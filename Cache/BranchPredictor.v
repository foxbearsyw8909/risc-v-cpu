==> flow/design.v <==
module BranchPredictor (input [31:0] current_pc,
                        input clk,
                        input reset,
                        input update,
                        input Hazard,
                        input real_taken,
                        output taken);
    reg [4:0] bhsr;
    reg [1:0] pht [0:31];
    wire [4:0] current_pc_idx;
    assign current_pc_idx = current_pc[6:2];  
    wire [4:0] pht_idx;
    assign pht_idx = bhsr ^ current_pc_idx;  
    assign taken = (pht[pht_idx] >= 2'b10);
    reg [4:0] ID_pht_idx;
    reg [4:0] update_pht_idx;  
    integer i;
    always @(posedge clk) begin
        if (reset) begin
            bhsr <= 5'b0;  
            for (i = 0; i < 32; i = i + 1) pht[i] <= 2'b01;  
        end
        else begin
            if (!Hazard) begin
                ID_pht_idx <= pht_idx;
                update_pht_idx <= ID_pht_idx;
            end
            if (update) begin
                case(pht[update_pht_idx])
                    2'b00: pht[update_pht_idx] <= real_taken ? 2'b01 : 2'b00;
                    2'b01: pht[update_pht_idx] <= real_taken ? 2'b10 : 2'b00;
                    2'b10: pht[update_pht_idx] <= real_taken ? 2'b11 : 2'b01;
                    2'b11: pht[update_pht_idx] <= real_taken ? 2'b11 : 2'b10;
                endcase
                bhsr <= {bhsr[3:0], real_taken};  
            end
            else ;
        end
    end
 endmodule
## Step by step through the tools: BranchPredictor

Tool output for the design above, in the order of the flow.
Line numbers count from 1 in the design file above.
Library cell names are shortened.
A cell with - has no value.

| design | value |
|---|---|
| top module | BranchPredictor |
| clock input | clk |
| standard-cell library | sky130hd |
| timing corner | tt_025C_1v80 |

## After elaboration

Counts by Yosys on the flattened word-level netlist (proc, flatten, opt, wreduce; memories kept). Print and check cells are left out.
Yosys's memory passes give these memory sizes; they may raise the number of words (mostly to a power of two), join words into wider ones and drop unused or constant bits.

| storage and ports | value |
|---|---|
| RAM bits | 64 |
| register bits | 15 |
| output and inout port bits | 1 |
| cells after elaboration | 53 |
| memories | 1 |
| bits of input ports | 37 |

Memory list:

| memory | words | width | line | source |
|---|---|---|---|---|
| pht | 32 | 2 | 9 | `reg [1:0] pht [0:31];` |

| operators by class | value |
|---|---|
| bitwise logic cells | 6 |
| equality and inequality tests | 3 |
| reductions and logical operators | 6 |
| magnitude comparators | 1 |
| mux-type cells | 33 |

Operators with widths:

| cell | count |
|---|---|
| 2-bit two-way mux | 17 |
| 3-bit OR reduction | 4 |
| 1-bit two-way mux | 11 |
| 1-bit parallel mux with 2-bit select | 4 |
| 5-bit XOR | 1 |
| 5-bit two-way mux | 1 |
| 2-bit == test with constant B | 2 |
| 1-bit OR | 3 |
| 1-bit inverter | 2 |
| 2-bit by 1-bit == test with 1-bit output with constant B | 1 |
| 2-bit >= comparator with constant B | 1 |
| 2-bit logical NOT | 1 |
| 2-bit AND reduction | 1 |

## Longest topological paths

Yosys ltp: most cells in a row. Word level: on the elaborated netlist, between registers, memories and ports. Mapped: between sequential cells and ports; inverters and the memories' decode and read muxes count.

| logic depth | value |
|---|---|
| depth in word-level cells | 8 |
| ABC_AREA | 0 |
| mapped depth | 10 |
| gate-level depth less buffers | 6 |

## Synthesis result

Source: synth_stat.txt of the flow (Yosys; design flattened, memories mapped). It holds for the ABC_AREA given above (unset counts as 0); a run with the other value may have another netlist.

| mapped netlist | value |
|---|---|
| buffers | 26 |
| standard cells after synthesis | 343 |
| chip area (Yosys) | 0.0044405 mm² |
| flip-flop cells | 84 |
| sequential area | 0.0024223 mm² |

Cell types:

| type | count | area in all (µm²) |
|---|---|---|
| edfxtp_1 | 74 | 2.22E+03 |
| mux4_2 | 20 | 450.432 |
| dfxtp_1 | 10 | 200.192 |
| mux2i_1 | 20 | 200.192 |
| o21bai_1 | 16 | 120.115 |
| nand2b_1 | 17 | 106.352 |
| or2_2 | 16 | 100.096 |
| nor2_1 | 25 | 93.84 |
| a21boi_1 | 11 | 82.579 |
| nand2_1 | 21 | 78.826 |
| mux2_2 | 6 | 67.565 |
| o21ai_0 | 12 | 60.058 |
| buf_6 | 5 | 56.304 |
| a211oi_1 | 7 | 52.55 |
| a21oi_1 | 10 | 50.048 |
| clkbuf_1 | 12 | 45.043 |
| a22oi_1 | 5 | 37.536 |
| xor2_1 | 4 | 35.034 |

Not listed: further types 26, cells in them 52.

## Path before layout

Source: OpenSTA report_checks on the synthesized netlist (no wires, ideal clock, input and output delay 20% of the period each), path of least setup slack; recovery checks are left aside. Register names are those of the netlist, which keeps one name where synthesis merged equal registers.

| path after synthesis | value |
|---|---|
| kind | input to output |
| start | in current_pc[2] |
| end | out taken |
| external output delay | 1.018 ns |
| external input delay | 1.018 ns |
| buffers on the path | 0 |
| stages | 4 |
| path slack | 0.989 ns |
| period | 5.09 ns |
| arrival time | 3.083 ns |
| required time | 4.072 ns |
| path delay | 2.065 ns |
| launch time at the first pin | 1.018 ns |
| synthesis period reached | 4.101 ns |

"path delay" = arrival - input delay + setup time.
A path that ends at an output port has no setup time.
"stages" counts driving pins, that of a launching flip-flop among them; a cell with two outputs on the path counts twice.
"synthesis period reached" is the clock period less the worst setup slack; recovery checks do not enter. This is arithmetic on one report: input and output delays are still those of the set period (20% each).
The rows between start and end are the longest chain of elaborated cells between them; the timing report does not say that the signal goes this way. Where chains are equally long, one stands for them.
Each line given opens the expression or statement behind the cell; cells for indexed reads and writes are added by Yosys, which also makes memories of some case tables.
A memory read counts as a cell of the chain, while the word-level depth stops at memories.

| on the way, after synthesis | value |
|---|---|
| cell sequence | xor2_1 -> mux4_2 -> mux4_2 -> mux2_2 |
| cells in the longest elaborated chain | 3 |
| elaborated cells between the ends (all ways) | 3 |
| RTL lines with such cells | 3 |
| classes of those cells | compare: 1; logic: 1; memory: 1 |

Ends and longest elaborated chain, after synthesis:

| item | line | source |
|---|---|---|
| from (decl) | 1 | `module BranchPredictor (input [31:0] current_pc,` |
| 5-bit XOR | 13 | `assign pht_idx = bhsr ^ current_pc_idx;` |
| memory 32 x 2 bit | 9 | `reg [1:0] pht [0:31];` |
| 2-bit >= comparator | 14 | `assign taken = (pht[pht_idx] >= 2'b10);` |
| to (decl) | 7 | `output taken);` |

## Timing after layout

Path of least setup slack in the final report of record 1 (OpenROAD, finished layout, wires in). Where an end is a register, its clock arrival counts in the times.

| path post-layout | value |
|---|---|
| kind | input to output |
| start | in current_pc[3] |
| end | out taken |
| external input delay | 0.81 ns |
| path slack | 0.17 ns |
| external output delay | 0.81 ns |
| required time | 3.22 ns |
| arrival time | 3.05 ns |
| buffers on the path | 3 |
| stages | 7 |
| launch time at the first pin | 0.81 ns |
| period | 4.03 ns |

The rows between start and end are the longest chain of elaborated cells between them; the timing report does not say that the signal goes this way. Where chains are equally long, one stands for them.
A memory read counts as a cell of the chain, while the word-level depth stops at memories.

| on the way, post-layout | value |
|---|---|
| cell sequence | clkdlybuf4s50_1 -> xor2_1 -> buf_4 -> mux4_2 -> mux4_2 -> mux2_2 -> dlygate4sd2_1 |
| cells in the longest elaborated chain | 3 |
| elaborated cells between the ends (all ways) | 3 |
| RTL lines with such cells | 3 |
| classes of those cells | compare: 1; logic: 1; memory: 1 |

Ends and longest elaborated chain, post-layout:

| item | line | source |
|---|---|---|
| from (decl) | 1 | `module BranchPredictor (input [31:0] current_pc,` |
| 5-bit XOR | 13 | `assign pht_idx = bhsr ^ current_pc_idx;` |
| memory 32 x 2 bit | 9 | `reg [1:0] pht [0:31];` |
| 2-bit >= comparator | 14 | `assign taken = (pht[pht_idx] >= 2'b10);` |
| to (decl) | 7 | `output taken);` |

Nets of the timed path that keep an RTL name, with a line that drives or declares them; the list need not be complete.

Named nets, post-layout:

| net | line |
|---|---|
| pht_idx[1] | 13 |

FLOW RESULTS
============

Top module BranchPredictor; platform sky130hd; tools Yosys and OpenROAD; 2 stored runs in no particular order. Input and output delays are each 20% of the period that was set; the output load is 0.01 pF.
"achieved clock period" means the clock period less the worst setup slack. The figure is calculated, with input and output delays left at 20% of the set period.
"critical path time" is the time allowed to the run's worst setup path (the clock period less input and output delay, where it has them) less its slack. Clock arrival times count: a late capture clock shortens it, a late launch clock lengthens it.
By "total power after layout" is meant OpenSTA's value without simulated activity: inputs other than the clock are taken to toggle once in ten clock periods, and the tool carries that through the logic.
Settings: . = not set for that run.

| name | record 1 | record 2 |
|---|---|---|
| period_ns | 4.03 | 2.84 |
| CORE_UTILIZATION | 41 | 55 |
| PLACE_DENSITY_LB_ADDON | 0.29 | 0.25 |
| CORE_MARGIN | 5 | 9 |
| TNS_END_PERCENT | 30 | . |
| GPL_TIMING_DRIVEN | 1 | . |
| CTS_CLUSTER_SIZE | 58 | 17 |
| CTS_CLUSTER_DIAMETER | 72 | . |
| MAX_ROUTING_LAYER | met5 | . |
| CAP_MARGIN | 20 | 15 |
| SLEW_MARGIN | 20 | 40 |
| SETUP_SLACK_MARGIN | . | 0.36 |
| CELL_PAD_IN_SITES_GLOBAL_PLACEMENT | . | 2 |
| GPL_ROUTABILITY_DRIVEN | . | 1 |
| MIN_ROUTING_LAYER | . | met1 |
| achieved clock period (ns) | 3.856 | 3.011 |
| post-route utilization (%) | 45.4 | 75.6 |
| total power after layout (uW) | 1793 | 2925 |
| standard-cell area after routing (mm²) | 0.0048759 | 0.0058756 |
| worst setup slack after layout (ns) | 0.174 | -0.171 |
| final worst hold slack (ns) | 0.438 | 0.450 |
| critical path time (ns) | 2.24 | 2.44 |
| type of the worst setup path | input to output | register to output |
| summed negative setup slack (ns) | 0.000 | -0.171 |
| chip area in the Yosys report (mm²) | 0.0044405 | 0.0044405 |
| die area (mm²) | 0.013012 | 0.0116327 |
